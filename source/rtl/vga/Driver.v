==> flow/design.v <==
`timescale 1ns/1ns
module Driver
#(
	parameter H_SYNC = 96	, 		 
	parameter H_BACK = 48	, 		 
	parameter H_DISP = 640	, 		 
	parameter H_FRONT = 16	, 		 
	parameter H_TOTAL = 800	, 		 
	parameter V_SYNC = 2	, 		 
	parameter V_BACK = 33	, 		 
	parameter V_DISP = 480	, 		 
	parameter V_FRONT = 10	, 		 
	parameter V_TOTAL = 525  		 
)
(
	input  wire			clk,			 
	input  wire			rst_n,     		 
	input  wire	[23:0]	lcd_data,		 
	output wire			lcd_dclk,   	 
	output wire			lcd_hs,	    	 
	output wire			lcd_vs,	    	 
	output wire			lcd_en,			 
	output wire	[23:0]	lcd_rgb,		 
	output wire	[11:0]	lcd_xpos,		 
	output wire	[11:0]	lcd_ypos		 
);	
localparam	H_AHEAD = 	12'd1;
reg [11:0] hcnt; 
reg [11:0] vcnt;
wire lcd_request;
always @ (posedge clk or negedge rst_n)
begin
	if (!rst_n)
		hcnt <= 12'd0;
	else
	begin
        if(hcnt < H_TOTAL - 1'b1)		 
            hcnt <= hcnt + 1'b1;
        else
            hcnt <= 12'd0;
	end
end 
assign	lcd_hs = (hcnt <= H_SYNC - 1'b1) ? 1'b0 : 1'b1;  
always@(posedge clk or negedge rst_n)
begin
	if (!rst_n)
		vcnt <= 12'b0;
	else if(hcnt == H_TOTAL - 1'b1)	 
		begin
		if(vcnt == V_TOTAL - 1'b1)		 
			vcnt <= 12'd0;
		else
			vcnt <= vcnt + 1'b1;
		end
end
assign	lcd_vs = (vcnt <= V_SYNC - 1'b1) ? 1'b0 : 1'b1;  
assign	lcd_dclk = ~clk;
assign	lcd_en		=	(hcnt >= H_SYNC + H_BACK  && hcnt < H_SYNC + H_BACK + H_DISP) &&
						(vcnt >= V_SYNC + V_BACK  && vcnt < V_SYNC + V_BACK + V_DISP) 
						? 1'b1 : 1'b0;                    
assign	lcd_rgb 	= 	lcd_en ? lcd_data : 24'h000000;	
assign	lcd_request	=	(hcnt >= H_SYNC + H_BACK - H_AHEAD && hcnt < H_SYNC + H_BACK + H_DISP - H_AHEAD) &&
						(vcnt >= V_SYNC + V_BACK && vcnt < V_SYNC + V_BACK + V_DISP) 
						? 1'b1 : 1'b0;
assign	lcd_xpos	= 	lcd_request ? (hcnt - (H_SYNC + H_BACK - H_AHEAD)) : 12'd0;
assign	lcd_ypos	= 	lcd_request ? (vcnt - (V_SYNC + V_BACK)) : 12'd0;
endmodule
From RTL to reports: Driver
The steps from the RTL of Driver to its reports follow in flow order.
Lines are those of the file above, counted from 1.
Cell names lack the library's common part.
{ "inputs": {"top_module": "Driver", "clock_port": "clk", "lib": "sky130hd", "corner": "tt_025C_1v80"} }

Elaborated design
Source: Yosys, flattened and elaborated, memories not mapped. Widths are those after wreduce; folded enables and synchronous resets count as part of the registers. Registers that Yosys merges into a memory's read port (data or address) are not register bits. Print and check cells do not count. Equal cells are merged and count once.
{ "classes": {"addsub": 4, "n_cmp": 9, "eq_ne": 2, "mux": 9, "logic": 1, "n_reduce_logical": 5} }
{ "ops": {"columns": ["cell", "count"], "rows": [
  ["12-bit by 10-bit less-than comparator with 1-bit output (second input constant)", 4],
  ["12-bit 2-to-1 mux", 4],
  ["12-bit by 1-bit adder with 12-bit output (second input constant)", 2],
  ["12-bit by 10-bit equality test with 1-bit output (second input constant)", 2],
  ["12-bit by 8-bit >= comparator with 1-bit output (second input constant)", 2],
  ["24-bit 2-to-1 mux", 1],
  ["12-bit by 1-bit less-or-equal comparator with 1-bit output (second input constant)", 1],
  ["12-bit by 6-bit subtractor with 12-bit output (second input constant)", 1],
  ["12-bit by 6-bit >= comparator with 1-bit output (second input constant)", 1],
  ["12-bit by 7-bit less-or-equal comparator with 1-bit output (second input constant)", 1],
  ["12-bit by 8-bit subtractor with 12-bit output (second input constant)", 1],
  ["1-bit logical AND", 5],
  ["1-bit 2-to-1 mux", 4],
  ["1-bit inverter", 1]
]} }
{ "word_totals": {"ff_bits": 24, "input_bits": 26} }

Longest topological paths
Yosys ltp: most cells in a row. Word level: on the elaborated netlist, between registers, memories and ports. Mapped: between sequential cells and ports; inverters and the memories' decode and read muxes count.
{ "logic_depth": {"depth_word": 5, "ABC_AREA": 0, "depth_mapped": 7, "ltp_nobuf": 5} }

Netlist
Source: synth_stat.txt of the flow (Yosys; design flattened, memories mapped). It holds for the ABC_AREA given above (unset counts as 0); a run with the other value may have another netlist.
{ "synth_totals": {"stdcells": 240, "yosys_area_um2": 1948.1, "ffs": 24, "n_buf": 22} }
{ "by_type": {"columns": ["cell", "count", "area_total_um2"], "rows": [
  ["dfrtp_1", 24, 600.576],
  ["and2_1", 24, 150.144],
  ["xnor2_1", 15, 131.376],
  ["nor3_1", 24, 120.115],
  ["nor2_1", 21, 78.826],
  ["ha_1", 5, 62.56],
  ["nand3_1", 12, 60.058],
  ["xor2_1", 6, 52.55],
  ["a21oi_1", 10, 50.048],
  ["buf_2", 10, 50.048],
  ["inv_1", 12, 45.043],
  ["nand4_1", 7, 43.792],
  ["o21ai_0", 7, 35.034],
  ["nand2_1", 8, 30.029],
  ["and4_1", 3, 26.275],
  ["clkbuf_1", 7, 26.275],
  ["a211oi_2", 2, 25.024],
  ["and3_1", 4, 25.024]
]} }
Other cell types: 27; their cells: 39.

Wiki page: Driver / flow data

Below are 2 stored runs of the flow (Yosys, OpenROAD; platform sky130hd) on Driver, each with its settings and what was measured, unordered. Constraints: input delay and output delay 20% of the set period each, output load 0.01 pF.
"achieved clock period (ns)" is the run's clock period less its worst setup slack. It is reckoned from that one timing run; input and output delays stay at 20% of the period that was set.
"worst setup path time (ns)" is the time allowed to the run's worst setup path (the clock period less input and output delay, where it has them) less its slack. Clock arrival times count: a late capture clock shortens it, a late launch clock lengthens it.
"finish__power__total" rests on the timing tool's default activity at the inputs, not on a simulated workload.

settings of stored run 1
{
  "period_ns": 3.06,
  "CORE_UTILIZATION": 22,
  "SETUP_SLACK_MARGIN": 0.1,
  "PLACE_DENSITY_LB_ADDON": 0.06,
  "HOLD_SLACK_MARGIN": 0.15,
  "CORE_ASPECT_RATIO": 1.08,
  "CORE_MARGIN": 7,
  "CELL_PAD_IN_SITES_GLOBAL_PLACEMENT": 3,
  "CTS_CLUSTER_DIAMETER": 246,
  "CAP_MARGIN": 20,
  "SLEW_MARGIN": 20
}
report of stored run 1
yosys chip area after synthesis (um^2): 1948.1
finish__design__die__area: 11688.2
finish__design__instance__utilization: 0.3526
finish__timing__setup__ws: 0.176
finish__timing__hold__ws: 0.543
finish__power__total: 6.279e-04
achieved clock period (ns): 2.884
worst setup path time (ns): 2.27
worst setup path kind: register -> output

settings of stored run 2
{
  "period_ns": 2.89,
  "CORE_UTILIZATION": 35,
  "PLACE_DENSITY_LB_ADDON": 0.15,
  "CORE_MARGIN": 3,
  "CELL_PAD_IN_SITES_DETAIL_PLACEMENT": 0,
  "TNS_END_PERCENT": 100,
  "ABC_AREA": 1,
  "GPL_ROUTABILITY_DRIVEN": 0,
  "MIN_ROUTING_LAYER": "met1",
  "CAP_MARGIN": 20,
  "SLEW_MARGIN": 20
}
report of stored run 2
yosys chip area after synthesis (um^2): 2212.1
finish__design__die__area: 7310.2
finish__design__instance__utilization: 0.5170
finish__timing__setup__ws: 0.222
finish__timing__hold__ws: 0.551
finish__power__total: 6.548e-04
achieved clock period (ns): 2.668
worst setup path time (ns): 2.09
worst setup path kind: register -> output
