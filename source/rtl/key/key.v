==> flow/design.v <==
`timescale 1ns / 1ps
module key
#(
	parameter  N         =  1,
	parameter  CNT_20MS  =  19'd480000  
)
(
	input	wire         clk,
	input	wire         rst_n,
	input   wire [N-1:0] key,
	output	wire [N-1:0] key_pulse
); 
reg [18:0]	cnt;  
always@(posedge clk or negedge rst_n)
begin
     if(!rst_n)
          cnt <= 0;
     else if(cnt == CNT_20MS)
          cnt <= 0;
     else
          cnt <= cnt + 1'h1;
end  
reg [N-1:0] key_sec_pre;                
reg [N-1:0] key_sec;                      
always@(posedge clk  or  negedge rst_n)
begin
     if(!rst_n) 
         key_sec <= {N{1'b1}};                
     else if(cnt == CNT_20MS)
         key_sec <= key;  
end
always@(posedge clk  or  negedge rst_n)
begin
     if(!rst_n)
         key_sec_pre <= {N{1'b1}};
     else                   
         key_sec_pre <= key_sec;             
end  
assign  key_pulse = ~key_sec & key_sec_pre ;     
endmodule
# ---- Tool chain data of key
# What the tools print for key, step after step.
# Line numbers count from 1 in the design file above.
# Operators carry their Yosys type and port widths (W data, S select, Z words).
# The mark n/a stands for no value.
dict set report inputs {
  top_module {key}
  clock {clk}
  cell_library {sky130hd}
  lib_corner {tt_025C_1v80}
}

# ---- Word-level counts
# Source: Yosys, flattened and elaborated, memories not mapped. Widths are those after wreduce; folded enables and synchronous resets count as part of the registers. Registers that Yosys merges into a memory's read port (data or address) are not register bits. Print and check cells do not count. Equal cells are merged and count once.
dict set report word_totals {
  word_cells 8
  register_bits 21
  output_inout_bits 1
}
dict set report op_classes {
  equal 1
  mux 1
  addsub 1
  n_logic 2
}
# op n
set op_table {}
lappend op_table {{$add A19 B1 Y19 const B} 1}
lappend op_table {{$eq A19 B19 Y1 const B} 1}
lappend op_table {{$mux W19} 1}
lappend op_table {{$and A1 B1 Y1} 1}
lappend op_table {{$not A1 Y1} 1}

# ---- Logic depth
# Yosys ltp: most cells in a row. Word level: on the elaborated netlist, between registers, memories and ports. Mapped: between sequential cells and ports; inverters and the memories' decode and read muxes count.
dict set report logic_depth {
  depth_word 2
  ABC_AREA 0
  ltp_mapped 7
  depth_no_buf 6
}

# ---- After synthesis
# Yosys stat after the flow's synthesis: flattened, memories mapped to cells. It holds for the ABC_AREA given above (unset counts as 0); a run with the other value may have another netlist.
# cell n type_area_um2
set types {}
lappend types {sky130_fd_sc_hd__dfrtp_1 19 475.456}
lappend types {sky130_fd_sc_hd__xnor2_1 11 96.342}
lappend types {sky130_fd_sc_hd__dfstp_2 2 52.55}
lappend types {sky130_fd_sc_hd__nor2_2 6 37.536}
lappend types {sky130_fd_sc_hd__nor3_2 3 30.029}
lappend types {sky130_fd_sc_hd__nand4b_1 3 26.275}
lappend types {sky130_fd_sc_hd__xor2_1 3 26.275}
lappend types {sky130_fd_sc_hd__ha_1 2 25.024}
lappend types {sky130_fd_sc_hd__nor4_2 2 25.024}
lappend types {sky130_fd_sc_hd__nand3_1 4 20.019}
lappend types {sky130_fd_sc_hd__nand3_2 2 20.019}
lappend types {sky130_fd_sc_hd__inv_1 5 18.768}
lappend types {sky130_fd_sc_hd__nand2_1 5 18.768}
lappend types {sky130_fd_sc_hd__nand4_1 3 18.768}
lappend types {sky130_fd_sc_hd__a21oi_2 2 17.517}
lappend types {sky130_fd_sc_hd__nand3_4 1 17.517}
lappend types {sky130_fd_sc_hd__nor3_4 1 16.266}
lappend types {sky130_fd_sc_hd__nor2_1 4 15.014}
# Not listed: further types 15, cells in them 16.
dict set report mapped {
  area_um2 1088.5
  cells 94
  flip_flops 21
  n_buf 2
}

# ---- Worst setup path after synthesis
# Source: OpenSTA report_checks on the synthesized netlist (no wires, ideal clock, input and output delay 20% of the period each), path of least setup slack; recovery checks are left aside. Register names are those of the netlist, which keeps one name where synthesis merged equal registers.
dict set report synth_timing {
  path_kind {flip-flop to flip-flop}
  start {reg cnt[0]}
  end {reg key_sec}
  clock_period_ps 1770
  path_slack_ps 206
  required_time_ps 1685
  delay_ps 1564
  t_first_pin_ps 0
  setup_time_ps 85
  driving_pins 7
  arrival_time_ps 1479
  period_less_setup_slack_ps 1564
}
# "delay_ps" = arrival - input delay + setup time.
# "driving_pins": output pins that drive a net of the path, with the launching flip-flop's if there is one; two outputs of one cell count as two.
# "period_less_setup_slack_ps" = period - worst setup slack (recovery checks aside). The figure is calculated, with input and output delays left at 20% of the set period.
# Between the ends stands the longest chain of elaborated cells between them, by number of cells; it is not shown to be the way that was timed. Of several equally long chains one is given.
# Each line given opens the expression or statement behind the cell; cells for indexed reads and writes are added by Yosys, which also makes memories of some case tables.
# At most two assigning lines are given for a register; there are more.
dict set report synth_between {
  path_cell_list {sky130_fd_sc_hd__dfrtp_1 sky130_fd_sc_hd__inv_1 sky130_fd_sc_hd__ha_1 sky130_fd_sc_hd__nor4bb_1 sky130_fd_sc_hd__nand3_1 sky130_fd_sc_hd__nor3_2 sky130_fd_sc_hd__mux2_1}
  elab_chain_len 1
  cells_between 1
  cone_classes {eq/ne (1)}
}
# item line
set synth_rtl {}
lappend synth_rtl {{start: declaration} 13} ;# reg [18:0] cnt;
lappend synth_rtl {{start: assignment} 17} ;# cnt <= 0;
lappend synth_rtl {{start: assignment} 21} ;# cnt <= cnt + 1'h1;
lappend synth_rtl {{$eq A19 B19 Y1} 29} ;# else if(cnt == CNT_20MS)
lappend synth_rtl {{end: assignment} 28} ;# key_sec <= {N{1'b1}};
lappend synth_rtl {{end: assignment} 30} ;# key_sec <= key;
lappend synth_rtl {{end: declaration} 24} ;# reg [N-1:0] key_sec;

# ---- Timing after layout
# From the final timing report of job 1: the path of least setup slack in the routed layout; clock arrival at registers is part of the times.
# The path's times are printed in steps of 10 ps; the period is the one set.
dict set report layout_timing {
  path_kind {flip-flop to flip-flop}
  start {reg cnt[0]}
  end {reg cnt[16]}
  arrival_time_ps 1760
  path_slack_ps -620
  t_first_pin_ps 310
  driving_pins 9
  clock_period_ps 931
  setup_time_ps 90
  required_time_ps 1150
}
# Between the ends stands the longest chain of elaborated cells between them, by number of cells; it is not shown to be the way that was timed. Of several equally long chains one is given.
# At most two assigning lines are given for a register; there are more.
dict set report layout_between {
  path_cell_list {sky130_fd_sc_hd__dfrtp_1 sky130_fd_sc_hd__inv_1 sky130_fd_sc_hd__ha_1 sky130_fd_sc_hd__nor4bb_4 sky130_fd_sc_hd__nand3_2 sky130_fd_sc_hd__nor3_4 sky130_fd_sc_hd__buf_6 sky130_fd_sc_hd__buf_6 sky130_fd_sc_hd__nor3_2}
  elab_chain_len 2
  cells_between 3
  cone_classes {add/sub (1); eq/ne (1); mux (1)}
}
# item line
set layout_rtl {}
lappend layout_rtl {{start: declaration} 13} ;# reg [18:0] cnt;
lappend layout_rtl {{start: assignment} 17} ;# cnt <= 0;
lappend layout_rtl {{start: assignment} 21} ;# cnt <= cnt + 1'h1;
lappend layout_rtl {{$add A19 B1 Y19} 21}
lappend layout_rtl {{$mux W19} 18} ;# else if(cnt == CNT_20MS)
lappend layout_rtl {{end: assignment} 17}
lappend layout_rtl {{end: assignment} 21}
lappend layout_rtl {{end: declaration} 13}

# Flow runs of key

Measured data: module key, platform sky130hd, 2 stored runs of the flow under differing settings, order arbitrary. Input and output delays are each 20% of the period that was set; the output load is 0.01 pF.
"critical_path_time_ps" is the time allowed to the run's worst setup path (the clock period less input and output delay, where it has them) less its slack. Clock arrival times count: a late capture clock shortens it, a late launch clock lengthens it.
"final_power_w" rests on the timing tool's default activity at the inputs, not on a simulated workload.
"critical_path_time_ps" is known to 10 ps.

# job 1
==> flow/run.sh <==
#!/bin/bash
# the make line also repeats the synthesis and layout settings of config.mk as NAME=value (left out here)
make -C /OpenROAD-flow-scripts/flow DESIGN_CONFIG=/design/flow/config.mk WORK_HOME=/design/flow/orfs CLKGATE_MAP_FILE= finish
==> flow/config.mk <==
export PLATFORM = sky130hd
export DESIGN_NAME = key
export DESIGN_NICKNAME = key
export VERILOG_FILES = /design/flow/design.v
export SDC_FILE = /design/flow/constraint.sdc
export NUM_CORES = 4
export LEC_CHECK = 0
export ABC_AREA = 0
export CAP_MARGIN = 20
export CORE_MARGIN = 2
export CORE_UTILIZATION = 36
export CTS_CLUSTER_DIAMETER = 376
export MAX_ROUTING_LAYER = met5
export MIN_ROUTING_LAYER = met2
export PLACE_DENSITY_LB_ADDON = 0.14
export SETUP_SLACK_MARGIN = 0.27
export SLEW_MARGIN = 20
export TNS_END_PERCENT = 100
==> flow/constraint.sdc <==
create_clock -name core_clock -period 0.931 [get_ports {clk}]
set_input_delay 0.1862 -clock core_clock [delete_from_list [all_inputs] [get_ports {clk}]]
set_output_delay 0.1862 -clock core_clock [all_outputs]
set_load 0.01 [all_outputs]

==> job 1: results <==
finalCellArea_um2=1564.0
die_area_um2=3479.8
final_power_w=0.001422
critical_path_time_ps=1550
worstPathKind="flip-flop to flip-flop"
fin_ws_ps=-617
ys_area_um2=1088.5

# job 2
==> flow/run.sh <==
#!/bin/bash
# the make line also repeats the synthesis and layout settings of config.mk as NAME=value (left out here)
make -C /OpenROAD-flow-scripts/flow DESIGN_CONFIG=/design/flow/config.mk WORK_HOME=/design/flow/orfs CLKGATE_MAP_FILE= finish
==> flow/config.mk <==
export PLATFORM = sky130hd
export DESIGN_NAME = key
export DESIGN_NICKNAME = key
export VERILOG_FILES = /design/flow/design.v
export SDC_FILE = /design/flow/constraint.sdc
export NUM_CORES = 4
export LEC_CHECK = 0
export CAP_MARGIN = 20
export CORE_MARGIN = 2
export CORE_UTILIZATION = 40
export SLEW_MARGIN = 20
==> flow/constraint.sdc <==
create_clock -name core_clock -period 1.03 [get_ports {clk}]
set_input_delay 0.2060 -clock core_clock [delete_from_list [all_inputs] [get_ports {clk}]]
set_output_delay 0.2060 -clock core_clock [all_outputs]
set_load 0.01 [all_outputs]

==> job 2: results <==
finalCellArea_um2=1552.7
die_area_um2=3154.5
final_power_w=0.001253
critical_path_time_ps=1490
worstPathKind="flip-flop to flip-flop"
fin_ws_ps=-460
ys_area_um2=1088.5
