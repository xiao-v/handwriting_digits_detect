==> flow/design.v <==
module rx_ctrl #(
	parameter			BIT_CLK = 16'd219,
	parameter			DOG_CNT = 24'd983040,
	parameter			RAM_END = 10'd784
)(
	input				clk,
	input				rst_n,
	input				rx,
	output reg			start,
	output reg			en,
	input				key,
	output reg [7:0]	ram_q,
	output reg [9:0]	ram_addr,
	output reg			ram_en
);
wire					rx_done;
wire	[7:0]			rx_data;
uart_rx u_rx(
	.clk				(clk),
	.rst_n				(rst_n),
	.BIT_CLK			(BIT_CLK),
	.rx					(rx),
	.rx_done			(rx_done),
	.rx_data			(rx_data)
);
reg		[9:0]			rx_cnt;
reg		[23:0]			wait_cnt;
reg						dog;
reg						clr;
always @(posedge clk or negedge rst_n) begin
	if(!rst_n)
		rx_cnt <= 0;
	else if(dog)
		rx_cnt <= 0;
	else if(rx_done) begin
		if(rx_cnt==0 && (rx_data!=8'hAA))
			rx_cnt <= 0;
		else if(rx_cnt==RAM_END)
			rx_cnt <= 0;
		else
			rx_cnt <= rx_cnt + 1'b1;
	end
end
always @(posedge clk or negedge rst_n) begin		 
	if(!rst_n)
		wait_cnt <= 0;
	else if(rx_cnt == 0)
		wait_cnt <= 0;
	else if(rx_done)
		wait_cnt <= 0;
	else if(dog)
		wait_cnt <= 0;
	else
		wait_cnt <= wait_cnt + 1'b1;
end
always @(posedge clk or negedge rst_n) begin
	if(!rst_n)
		dog <= 1'b0;
	else if(wait_cnt == DOG_CNT)
		dog <= 1'b1;
	else
		dog <= 1'b0;
end
always @(posedge clk or negedge rst_n) begin
	if(!rst_n)
		clr <= 1'b0;
	else if(key)
		clr <= 1'b1;
	else if(ram_addr==RAM_END-1'b1)
		clr <= 1'b0;
end
always @(posedge clk or negedge rst_n) begin
	if(!rst_n) begin
		ram_q <= 0;
		ram_en <= 0;
		ram_addr <= 0;
	end else if(key) begin
		ram_addr <= 0;
	end else if(clr) begin
		ram_q <= 0;
		ram_en <= 1;
		if(ram_addr==RAM_END-1'b1)
			ram_addr <= 0;
		else
			ram_addr <= ram_addr + 1'b1;
	end else if(rx_cnt>0 && rx_done) begin
		ram_q <= rx_data;
		ram_en <= 1;
		ram_addr <= rx_cnt - 1'b1;
	end else begin
		ram_en <= 0;
	end
end
always @(posedge clk or negedge rst_n) begin
	if(!rst_n)
		en <= 1;
	else if(rx_cnt==RAM_END && rx_done)
		en <= 0;
	else
		en <= 1;
end
always @(posedge clk or negedge rst_n) begin
	if(!rst_n)
		start <= 0;
	else if(!en)
		start <= 1;
	else
		start <= 0;
end
endmodule
module uart_rx(
    input            clk            ,
    input            rst_n          ,
    input  [15:0]    BIT_CLK        ,
    input            rx             ,
    output reg       rx_done        ,
    output reg [7:0] rx_data    
);
parameter BIT_WIDTH         =  16                       ;
localparam  IDLE  = 2'b00, 
            START = 2'b01, 
            DATA  = 2'b10, 
            STOP  = 2'b11; 
reg [1:0] 			detect_rx_negedge; 
always @(posedge clk or negedge rst_n) begin
    if(!rst_n)
        detect_rx_negedge <= 2'b11;
    else
        detect_rx_negedge <= {detect_rx_negedge[0],rx}; 
end
reg [1 :0]          state      ;
reg [1 :0]          next_state ;
reg [BIT_WIDTH-1:0] cnt        ;
reg [2:0]           bit_num    ; 
always @(posedge clk or negedge rst_n) begin
    if(!rst_n) 
        state <= IDLE;
    else 
        state <= next_state;
end
always @(*) begin
    next_state = state;
    case(state)
        IDLE:begin
            if(detect_rx_negedge == 2'b10)
                next_state = START;
        end
        START:begin
            if(cnt == BIT_CLK)
                next_state = DATA;
        end
        DATA:begin
            if(cnt == BIT_CLK && bit_num == 3'h7)
                next_state = STOP;
        end
        STOP:begin
            if(cnt == {1'b0,BIT_CLK[BIT_WIDTH-1:1]})
                next_state = IDLE;
        end
    endcase  
end
always @(posedge clk or negedge rst_n) begin
    if(!rst_n) begin
        rx_done <= 1'b0;
        rx_data <= 1'b0;
        bit_num <= 1'b0;
        cnt <= 16'h1;
    end else 
        case(state)
            IDLE:begin
                rx_done <= 1'b0;
                rx_data <= 1'b0;
                bit_num <= 3'h0;
                cnt <= 16'h2; 
            end
            START:begin
                cnt <= cnt + 1'b1;
                if(cnt == BIT_CLK)
                    cnt <= 16'h1;
            end
            DATA:begin
                cnt <= cnt + 1'b1;
                if(cnt == {1'b0,BIT_CLK[BIT_WIDTH-1:1]}) begin  
                    rx_data[bit_num] <= rx;
                end
                if(cnt == BIT_CLK) begin
                    cnt <= 16'h1;
                    if(bit_num != 3'h7)
                        bit_num <= bit_num + 1'b1;
                end
            end
            STOP:begin
                cnt <= cnt + 1'b1;
                if(cnt == {1'b0,BIT_CLK[BIT_WIDTH-1:1]}) begin
                    cnt <= 16'h1;
                    rx_done <= 1'b1;
                end
            end
        endcase  
end
endmodule  
# Step by step through the tools: rx_ctrl
# The steps from the RTL of rx_ctrl to its reports follow in flow order.
# Lines are those of the file above, counted from 1.
# Library cell names are shortened.
inputs:
  top_module: "rx_ctrl"
  clk_port: "clk"
  library: "sky130hd"
  lib_corner: "tt_025C_1v80"

# Word level
# Source: Yosys, flattened and elaborated, memories not mapped. Widths are those after wreduce. Registers that Yosys merges into a memory's read port (data or address) are not register bits. Print and check cells do not count. Equal cells are merged and count once.
word_totals:
  ff_bits: 89
  input_bits: 4
  output_inout_bits: 21
  elab_cells: 103
op_classes:
  addsub: 7
  cmp: 1
  eq_ne: 19
  n_shift: 2
  muxes: 35
  logic: 5
  n_reduce_logical: 19
ops:
  columns: ["op", "n"]
  rows:
  - ["10-bit 2-to-1 mux", 8]
  - ["24-bit 2-to-1 mux", 3]
  - ["16-bit case mux with 3-bit select", 1]
  - ["16-bit 2-to-1 mux", 2]
  - ["24-bit by 1-bit adder with 24-bit output with constant B", 1]
  - ["24-bit by 20-bit == test with 1-bit output with constant B", 1]
  - ["8-bit 2-to-1 mux", 3]
  - ["10-bit by 1-bit adder with 10-bit output with constant B", 2]
  - ["10-bit == test with constant B", 2]
  - ["16-bit by 1-bit adder with 16-bit output with constant B", 1]
  - ["16-bit by 7-bit == test with 1-bit output with constant B", 1]
  - ["16-bit by 8-bit == test with 1-bit output with constant B", 1]
  - ["8-bit case mux with 2-bit select", 1]
  - ["2-bit by 1-bit != test with 1-bit output with constant B", 7]
  - ["10-bit by 1-bit subtractor with 10-bit output with constant B", 1]
  - ["10-bit by 1-bit > comparator with 1-bit output with constant B", 1]
  - ["10-bit zero test", 1]
  - ["2-bit nonzero test", 5]
  - ["1-bit by 4-bit variable shift with 8-bit output", 1]
  - ["1-bit by 4-bit variable shift with 8-bit output with constant A", 1]
  - ["8-bit != test with constant B", 1]
  - ["8-bit bitwise AND", 1]
  - ["8-bit bitwise OR", 1]
  - ["8-bit inverter", 1]
  - ["2-bit case mux with 4-bit select", 1]
  - ["2-bit 2-to-1 mux", 4]
  - ["1-bit 2-to-1 mux", 8]
  - ["2-bit == test with constant B", 3]
# Other operator kinds: 16; their cells: 24.

# Longest topological paths
# Yosys ltp: most cells in a row. Word level: on the elaborated netlist, between registers, memories and ports. Mapped: between sequential cells and ports; inverters and the memories' decode and read muxes count.
logic_depth:
  ltp_word: 7
  abc_area: 0
  depth_mapped: 8
  depth_no_buf: 7

# Synthesis result
# Source: synth_stat.txt of the flow (Yosys; design flattened, memories mapped). It holds for the ABC_AREA given above (unset counts as 0); a run with the other value may have another netlist.
# The area totals of this step are shown rounded.
mapped:
  cells: 525
  synth_area_um2: 4900
  sequential_area_um2: 2300
  ff_cells: 91
  n_buf: 24
by_type:
  columns: ["cell_type", "n", "type_area_um2"]
  rows:
  - ["dfrtp_1", 86, 2.15E+03]
  - ["xnor2_1", 31, 271.51]
  - ["nor2_1", 57, 213.955]
  - ["nand2_1", 44, 165.158]
  - ["o21ai_0", 30, 150.144]
  - ["ha_1", 11, 137.632]
  - ["nand3_1", 27, 135.13]
  - ["dfstp_2", 5, 131.376]
  - ["a21oi_1", 26, 130.125]
  - ["mux2i_1", 10, 100.096]
  - ["inv_1", 26, 97.594]
  - ["xor2_1", 11, 96.342]
  - ["nor3_1", 17, 85.082]
  - ["nor4_1", 13, 81.328]
  - ["clkbuf_1", 17, 63.811]
  - ["and3_1", 10, 62.56]
  - ["or3_1", 10, 62.56]
  - ["nand2b_1", 9, 56.304]
# Not listed: further types 38, cells in them 85.
# By module: a second synthesis without flattening, with its own total; a netlist apart from the flattened one above.
hier_totals:
  cells_unflattened: 579
  hier_area_um2: 5300
# Each row is one instance without its submodules.
by_module:
  columns: ["module", "n_inst", "cells", "area_um2", "seq_area_um2"]
  rows:
  - ["rx_ctrl", 1, 357, 3300, 1400]
  - ["uart_rx", 1, 222, 2100, 860]

# Timing after synthesis
# Path of least setup slack by OpenSTA after synthesis, without wires, with an ideal clock, recovery checks aside; 20% of the period is set as input and as output delay. Where synthesis merged equal registers, the netlist keeps one of their names.
synth_path:
  path_type: "reg-to-reg"
  start: "register rx_cnt[0]"
  end: "register rx_cnt[9]"
  clock_period_ps: 2550
  setup_ps: 136
  t_first_pin_ps: 0
  arrival_ps: 2021
  required_ps: 2414
  slack_ps: 392
  path_delay_ps: 2157
  driving_pins: 8
  path_buffers: 0
  period_less_setup_slack_ps: 2158
# "path_delay_ps" is the arrival time less input delay plus setup time.
# "driving_pins" counts driving pins, that of a launching flip-flop among them; a cell with two outputs on the path counts twice.
# "period_less_setup_slack_ps" = period - worst setup slack (recovery checks aside). The figure is calculated, with input and output delays left at 20% of the set period.
# The rows between start and end are the longest chain of elaborated cells between them; the timing report does not say that the signal goes this way. Where chains are equally long, one stands for them.
# A line is the first line of the expression or statement that the cell stems from. Yosys adds cells for indexed reads and writes and turns some case tables into memories.
# A register here has more assigning lines than the two given.
synth_between:
  path_cell_list: "dfrtp_1 inv_1 ha_1 or4b_4 or4_1 and3_1 a21oi_1 a21oi_1"
  elab_chain_cells: 5
  cells_between: 8
  classes_between: "add/sub: 1; eq/ne: 1; mux: 4; reduce/logical: 2"
synth_rtl:
  columns: ["element", "line_no", "source"]
  rows:
  - ["from (decl)", 26, "reg [9:0] rx_cnt;"]
  - ["from (assign)", 32, "rx_cnt <= 0;"]
  - ["from (assign)", 41, "rx_cnt <= rx_cnt + 1'b1;"]
  - ["10-bit by 1-bit adder with 10-bit output", 41, null]
  - ["10-bit 2-to-1 mux", 38, "else if(rx_cnt==RAM_END)"]
  - ["10-bit 2-to-1 mux", 36, "if(rx_cnt==0 && (rx_data!=8'hAA))"]
  - ["10-bit 2-to-1 mux", 35, "else if(rx_done) begin"]
  - ["10-bit 2-to-1 mux", 33, "else if(dog)"]
  - ["to (assign)", 32, null]
  - ["to (assign)", 41, null]
  - ["to (decl)", 26, null]

# Worst path after layout
# From the final timing report of run 1: the path of least setup slack in the routed layout; clock arrival at registers is part of the times.
# The report prints the path's times to 10 ps; the period is as set.
layout_path:
  path_type: "reg-to-reg"
  start: "register rx_cnt[0]"
  end: "register rx_cnt[9]"
  clock_period_ps: 1750
  setup_ps: 110
  t_first_pin_ps: 350
  arrival_ps: 2300
  required_ps: 1980
  slack_ps: -320
  driving_pins: 8
  path_buffers: 0
# The rows between start and end are the longest chain of elaborated cells between them; the timing report does not say that the signal goes this way. Where chains are equally long, one stands for them.
# A register here has more assigning lines than the two given.
layout_between:
  path_cell_list: "dfrtp_1 inv_2 ha_4 or4b_4 or4_4 and3_4 a21oi_4 a21oi_2"
  elab_chain_cells: 5
  cells_between: 8
  classes_between: "add/sub: 1; eq/ne: 1; mux: 4; reduce/logical: 2"
layout_rtl:
  columns: ["element", "line_no", "source"]
  rows:
  - ["from (decl)", 26, "reg [9:0] rx_cnt;"]
  - ["from (assign)", 32, "rx_cnt <= 0;"]
  - ["from (assign)", 41, "rx_cnt <= rx_cnt + 1'b1;"]
  - ["10-bit by 1-bit adder with 10-bit output", 41, null]
  - ["10-bit 2-to-1 mux", 38, "else if(rx_cnt==RAM_END)"]
  - ["10-bit 2-to-1 mux", 36, "if(rx_cnt==0 && (rx_data!=8'hAA))"]
  - ["10-bit 2-to-1 mux", 35, "else if(rx_done) begin"]
  - ["10-bit 2-to-1 mux", 33, "else if(dog)"]
  - ["to (assign)", 32, null]
  - ["to (assign)", 41, null]
  - ["to (decl)", 26, null]

# Flow runs of rx_ctrl

2 stored runs of rx_ctrl in the flow (synthesis by Yosys, layout by OpenROAD, sky130hd cells), in arbitrary order. Constraints: input delay and output delay 20% of the set period each, output load 0.01 pF.
"period_less_ws_ps" = clock period - worst setup slack. The figure is calculated, with input and output delays left at 20% of the set period.
By "timing.worst_path_ps" is meant the share of the clock period that the worst setup path is allowed (20% is reserved at inputs, 20% at outputs), minus its slack. Clock arrival times at its registers enter into it.
"totalPower_w" rests on the timing tool's default activity at the inputs, not on a simulated workload.
"timing.worst_path_ps" is known to 10 ps.
The results are shown rounded.

--- run 1 ---
==> flow/run.sh <==
#!/bin/bash
# the make line also repeats the synthesis and layout settings of config.mk as NAME=value (left out here)
make -C /OpenROAD-flow-scripts/flow DESIGN_CONFIG=/design/flow/config.mk WORK_HOME=/design/flow/orfs CLKGATE_MAP_FILE= finish
==> flow/config.mk <==
export PLATFORM = sky130hd
export DESIGN_NAME = rx_ctrl
export DESIGN_NICKNAME = rx_ctrl
export VERILOG_FILES = /design/flow/design.v
export SDC_FILE = /design/flow/constraint.sdc
export NUM_CORES = 4
export LEC_CHECK = 0
export CAP_MARGIN = 20
export CELL_PAD_IN_SITES_GLOBAL_PLACEMENT = 2
export CORE_ASPECT_RATIO = 0.61
export CORE_MARGIN = 2
export CORE_UTILIZATION = 29
export GPL_TIMING_DRIVEN = 1
export MAX_ROUTING_LAYER = met5
export MIN_ROUTING_LAYER = met2
export PLACE_DENSITY_LB_ADDON = 0.25
export SETUP_SLACK_MARGIN = -0.04
export SLEW_MARGIN = 20
export TNS_END_PERCENT = 80
==> flow/constraint.sdc <==
create_clock -name core_clock -period 1.75 [get_ports {clk}]
set_input_delay 0.3500 -clock core_clock [delete_from_list [all_inputs] [get_ports {clk}]]
set_output_delay 0.3500 -clock core_clock [all_outputs]
set_load 0.01 [all_outputs]

==> results, as YAML <==
results:
  period_less_ws_ps: 2066
  totalPower_w: 0.0046
  die_um2: 18000
  fin_ws_ps: -320
  tns_ps: -12000
  ys_area_um2: 4900
  timing.worst_path_ps: 2070
  worst_setup_path_type: "reg-to-reg"
  final_cell_area_um2: 6900
  layout_utilization_frac: 0.41
  hold_worst_slack_ps: 360

--- run 2 ---
==> flow/run.sh <==
#!/bin/bash
# the make line also repeats the synthesis and layout settings of config.mk as NAME=value (left out here)
make -C /OpenROAD-flow-scripts/flow DESIGN_CONFIG=/design/flow/config.mk WORK_HOME=/design/flow/orfs CLKGATE_MAP_FILE= finish
==> flow/config.mk <==
export PLATFORM = sky130hd
export DESIGN_NAME = rx_ctrl
export DESIGN_NICKNAME = rx_ctrl
export VERILOG_FILES = /design/flow/design.v
export SDC_FILE = /design/flow/constraint.sdc
export NUM_CORES = 4
export LEC_CHECK = 0
export CAP_MARGIN = 20
export CELL_PAD_IN_SITES_DETAIL_PLACEMENT = 1
export CELL_PAD_IN_SITES_GLOBAL_PLACEMENT = 1
export CORE_MARGIN = 2
export CORE_UTILIZATION = 50
export GPL_ROUTABILITY_DRIVEN = 0
export MAX_ROUTING_LAYER = met5
export PLACE_DENSITY = 0.86
export SETUP_SLACK_MARGIN = -0.04
export SLEW_MARGIN = 20
export TNS_END_PERCENT = 70
==> flow/constraint.sdc <==
create_clock -name core_clock -period 1.43 [get_ports {clk}]
set_input_delay 0.2860 -clock core_clock [delete_from_list [all_inputs] [get_ports {clk}]]
set_output_delay 0.2860 -clock core_clock [all_outputs]
set_load 0.01 [all_outputs]

==> results, as YAML <==
outcome: "no final report: clock tree synthesis broke off with DPL-0033"
